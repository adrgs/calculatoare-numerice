==> flow/design.v <==
`timescale 1ns / 1ps
`timescale 1ns / 1ps
module FibGen(clk, rst, enb, out);
   input clk, rst, enb;
   output [16:0] out;
   reg [16:0] out;
   parameter S0 = 3'b000;
   parameter S1 = 3'b001;
   parameter S2 = 3'b010;
   parameter S3 = 3'b011;
   parameter S4 = 3'b100;
   parameter Zero_16 = 16'b0000000000000000;
   parameter One_16 = 16'b0000000000000001;
   reg [16:0] reg_0 = Zero_16;
   reg [16:0] reg_1 = One_16;
   reg [16:0] fib = Zero_16;
   reg [2:0] State;
   always @ (posedge rst or posedge clk)
   begin
      if( rst == 1 )
      begin
         reg_0 = Zero_16;
         reg_1 = One_16;
         fib = Zero_16;
         State <= S0;
         out <= Zero_16;
      end
      else 
		begin
         case( State )
            S0:
				begin
               if( enb == 1 )
                  State <= S1;
               else
                  State <= S0;
               out <= reg_0;
               fib <= reg_0;
            end
            S1: 
				begin
               if( enb == 1 )
                  State <= S2;
               else
                  State <= S1;
               out <= reg_1;
               fib <= reg_1;
            end
            S2: 
				begin
               if( enb == 1 )
                  State <= S2;
               else
                  State <= S3;
               out <= reg_0 + reg_1;
               fib <= reg_0 + reg_1;
               reg_0 <= reg_1;
               reg_1 <= reg_0 + reg_1;
            end
            S3: 
				begin
               if( enb == 1 )
                  State <= S2;
               else 
                  State <= S3;
               out <= fib;
            end
			endcase
      end
   end
endmodule
module Testbench;
   reg clk_t, rst_t, enb_t;
   wire [16:0] out_t;
   FibGen FibGen_1(clk_t, rst_t, enb_t, out_t);
   always
   begin
      clk_t <= 0;
      #25;
      clk_t <= 1;
      #25;
   end
   initial
   begin
      rst_t <= 1; enb_t <= 0;
      #100;
      rst_t <= 0; enb_t <= 0;
      #100 $display("out_t = %b", out_t);
      enb_t <= 1;
      #500 $display("out_t = %b", out_t);
      enb_t <= 0;
      #100 $display("out_t = %b", out_t);
      rst_t <= 1; enb_t <= 1;
      #100 $display("out_t = %b", out_t);
   end
endmodule
From RTL to reports: FibGen

The steps from the RTL of FibGen to its reports follow in flow order.
Lines are those of the file above, counted from 1.
Library cell names are shortened.
Not given: n/a

Top: FibGen
Clock: clk
Library: sky130hd
Library corner: tt_025C_1v80

Word-level counts

Yosys after proc, flatten, opt, wreduce and memory -nomap, before mapping. Memory bits, and registers merged into a memory's read port (data or address), are not among the register bits. Print and check cells are not counted. Equal cells are merged and count once.

Output and inout bits: 17
Register bits: 71
Word-level cells: 19

Reductions and logical operators: 4
Mux-type cells: 6
Equal/unequal tests: 3
Add/subtract/negate cells: 1

Operators by type and width:

| cell                                                     | count |
| 17-bit parallel mux with 4-bit select                    | 1 |
| 17-bit parallel mux with 3-bit select                    | 1 |
| 17-bit adder                                             | 1 |
| 3-bit parallel mux with 3-bit select                     | 1 |
| 3-bit by 2-bit == test with 1-bit output with constant B | 2 |
| 4-bit nonzero test                                       | 1 |
| 3-bit by 1-bit == test with 1-bit output with constant B | 1 |
| 3-bit logical NOT                                        | 1 |
| 3-bit nonzero test                                       | 1 |
| 2-bit OR reduction                                       | 1 |
| 2-bit 2-to-1 mux                                         | 1 |
| 1-bit 2-to-1 mux                                         | 2 |

Longest topological paths

Longest topological path by Yosys (ltp), each cell counted once; first at word level (registers and memories cut), then after technology mapping (sequential cells cut; the memories' decode and read muxes count).

Word-level depth: 3
ABC_AREA: 0
Gate-level depth with buffers: 9

After synthesis

Yosys stat after the flow's synthesis: flattened, memories mapped to cells. It holds for the ABC_AREA given above (unset counts as 0); a run with the other value may have another netlist.

Cell types:

| cell      | count |
| dfrtp_1   | 70 |
| mux2_2    | 28 |
| ha_1      | 16 |
| nand2_1   | 47 |
| o21ai_0   | 31 |
| mux2i_1   | 15 |
| a21oi_1   | 25 |
| nor2_1    | 22 |
| xnor2_1   | 9 |
| o211ai_1  | 10 |
| o2111ai_1 | 8 |
| xor2_1    | 7 |
| a22oi_1   | 8 |
| inv_1     | 15 |
| clkbuf_1  | 14 |
| dfstp_2   | 2 |
| a31oi_1   | 8 |
| a21o_1    | 3 |

Not listed: further types 24, cells in them 31.

Chip area (Yosys): 3767.4 um^2
Flip-flop cells: 72
Standard cells after synthesis: 369
Buffer cells: 18

Worst setup path after synthesis

OpenSTA on the mapped netlist: ideal clock, no wires. The path of least setup slack (recovery checks aside). Input and output delay are each 20% of the period. Register names are those of the netlist, which keeps one name where synthesis merged equal registers.

Path kind: reg-to-reg
Start point: register reg_1[0]
End point: register out[15]
Driving pins on the path: 9
Slack: 0.179 ns
Launch time at the first pin: 0.000 ns
Required time: 2.388 ns
Arrival time: 2.209 ns
Path delay: 2.291 ns
Path buffers: 0
Clock period: 2.47 ns
Period reached after synthesis: 2.291 ns

"path delay" = arrival - input delay + setup time.
"driving pins on the path": output pins that drive a net of the path, with the launching flip-flop's if there is one; two outputs of one cell count as two.
"period reached after synthesis" = period - worst setup slack (recovery checks aside). The figure is calculated, with input and output delays left at 20% of the set period.
The rows between start and end are the longest chain of elaborated cells between them; the timing report does not say that the signal goes this way. Where chains are equally long, one stands for them.
Each line given opens the expression or statement behind the cell; cells for indexed reads and writes are added by Yosys, which also makes memories of some case tables.
At most two assigning lines are given for a register; there are more.

Cells stage by stage: dfstp_2 > ha_1 > a21o_1 > a21oi_2 > o31a_1 > o41ai_2 > mux2_2 > a31o_2 > a31oi_1
Cells in the longest elaborated chain: 2
Elaborated cells between the ends (all ways): 2
Those cells by class: add/sub (1); mux (1)

RTL lines, path after synthesis:

| what                                  | RTL line | source |
| from (decl)                           | 15       | `reg [16:0] reg_1 = One_16;` |
| from (assign)                         | 23       | `reg_1 = One_16;` |
| from (assign)                         | 58       | `reg_1 <= reg_0 + reg_1;` |
| 17-bit adder                          | 55       | `out <= reg_0 + reg_1;` |
| 17-bit parallel mux with 4-bit select | 30       | `case( State )` |
| to (assign)                           | 26       | `out <= Zero_16;` |
| to (assign)                           | 37       | `out <= reg_0;` |
| to (decl)                             | 5        | `output [16:0] out;` |

Worst path after layout

Path of least setup slack in the final report of flow run 1 (OpenROAD, finished layout, wires in). Where an end is a register, its clock arrival counts in the times.

Path kind: reg-to-reg
Start point: register reg_0[0]
End point: register fib[16]
Required time: 3.39 ns
Launch time at the first pin: 0.34 ns
Clock period: 3.21 ns
Driving pins on the path: 10
Path buffers: 0
Arrival time: 2.95 ns
Slack: 0.44 ns

The rows between start and end are the longest chain of elaborated cells between them; the timing report does not say that the signal goes this way. Where chains are equally long, one stands for them.
At most two assigning lines are given for a register; there are more.

Cells stage by stage: dfrtp_1 > ha_1 > fa_1 > a211oi_1 > nor3_1 > o21ai_0 > o2111ai_1 > xnor2_1 > nand2_1 > o311ai_0
Cells in the longest elaborated chain: 2
Elaborated cells between the ends (all ways): 2
Those cells by class: add/sub (1); mux (1)

RTL lines, path post-layout:

| what                                  | RTL line | source |
| from (decl)                           | 14       | `reg [16:0] reg_0 = Zero_16;` |
| from (assign)                         | 22       | `reg_0 = Zero_16;` |
| from (assign)                         | 57       | `reg_0 <= reg_1;` |
| 17-bit adder                          | 56       | `fib <= reg_0 + reg_1;` |
| 17-bit parallel mux with 3-bit select | 30       | `case( State )` |
| to (assign)                           | 24       | `fib = Zero_16;` |
| to (assign)                           | 38       | `fib <= reg_0;` |
| to (decl)                             | 16       | `reg [16:0] fib = Zero_16;` |

--- measured runs ---
Module FibGen, platform sky130hd: 2 stored runs of the flow (Yosys, OpenROAD) with differing settings, in no particular order. Input and output delays are each 20% of the period that was set; the output load is 0.01 pF.
"reached clock period" is the run's clock period less its worst setup slack. It is reckoned from that one timing run; input and output delays stay at 20% of the period that was set.
"worst path time": the worst setup path's part of the clock period (all of it between registers, 20% less for each end at a port) less its slack. A launch clock that arrives late makes it longer, a capture clock that arrives late makes it shorter.
By "total power of the final layout" is meant OpenSTA's value without simulated activity: inputs other than the clock are taken to toggle once in ten clock periods, and the tool carries that through the logic.
A setting shown as - is not set for that run.
Results: - = not shown.

| setting or result                      | flow run 1 | flow run 2 |
| period_ns                              | 3.21       | 1.98       |
| CORE_UTILIZATION                       | 17         | 54         |
| PLACE_DENSITY_LB_ADDON                 | 0.0        | -          |
| CORE_MARGIN                            | 8          | 2          |
| GPL_TIMING_DRIVEN                      | 1          | -          |
| GPL_ROUTABILITY_DRIVEN                 | 0          | -          |
| CTS_CLUSTER_SIZE                       | 84         | -          |
| CAP_MARGIN                             | 15         | 20         |
| SLEW_MARGIN                            | 20         | 20         |
| SETUP_SLACK_MARGIN                     | -          | -0.19      |
| PLACE_DENSITY                          | -          | 0.68       |
| CORE_ASPECT_RATIO                      | -          | 0.96       |
| CELL_PAD_IN_SITES_GLOBAL_PLACEMENT     | -          | 1          |
| CELL_PAD_IN_SITES_DETAIL_PLACEMENT     | -          | 1          |
| TNS_END_PERCENT                        | -          | 75         |
| ABC_AREA                               | -          | 0          |
| MIN_ROUTING_LAYER                      | -          | met2       |
| lowest setup slack (ns)                | 0.442      | -          |
| worst-case hold slack (ns)             | 0.500      | -          |
| reached clock period (ns)              | 2.768      | -          |
| utilization after layout (%)           | 21.1       | -          |
| die outline area (um^2)                | 27180.5    | -          |
| total power of the final layout (µW)   | 2808       | -          |
| area of the synthesized netlist (um^2) | 3767.4     | -          |
| standard-cell area after layout (um^2) | 4609.4     | -          |
| worst path time (ns)                   | 2.77       | -          |
| critical path type                     | reg-to-reg | -          |

Flow run 2: no results, routing failed with GRT-0232
--- end ---
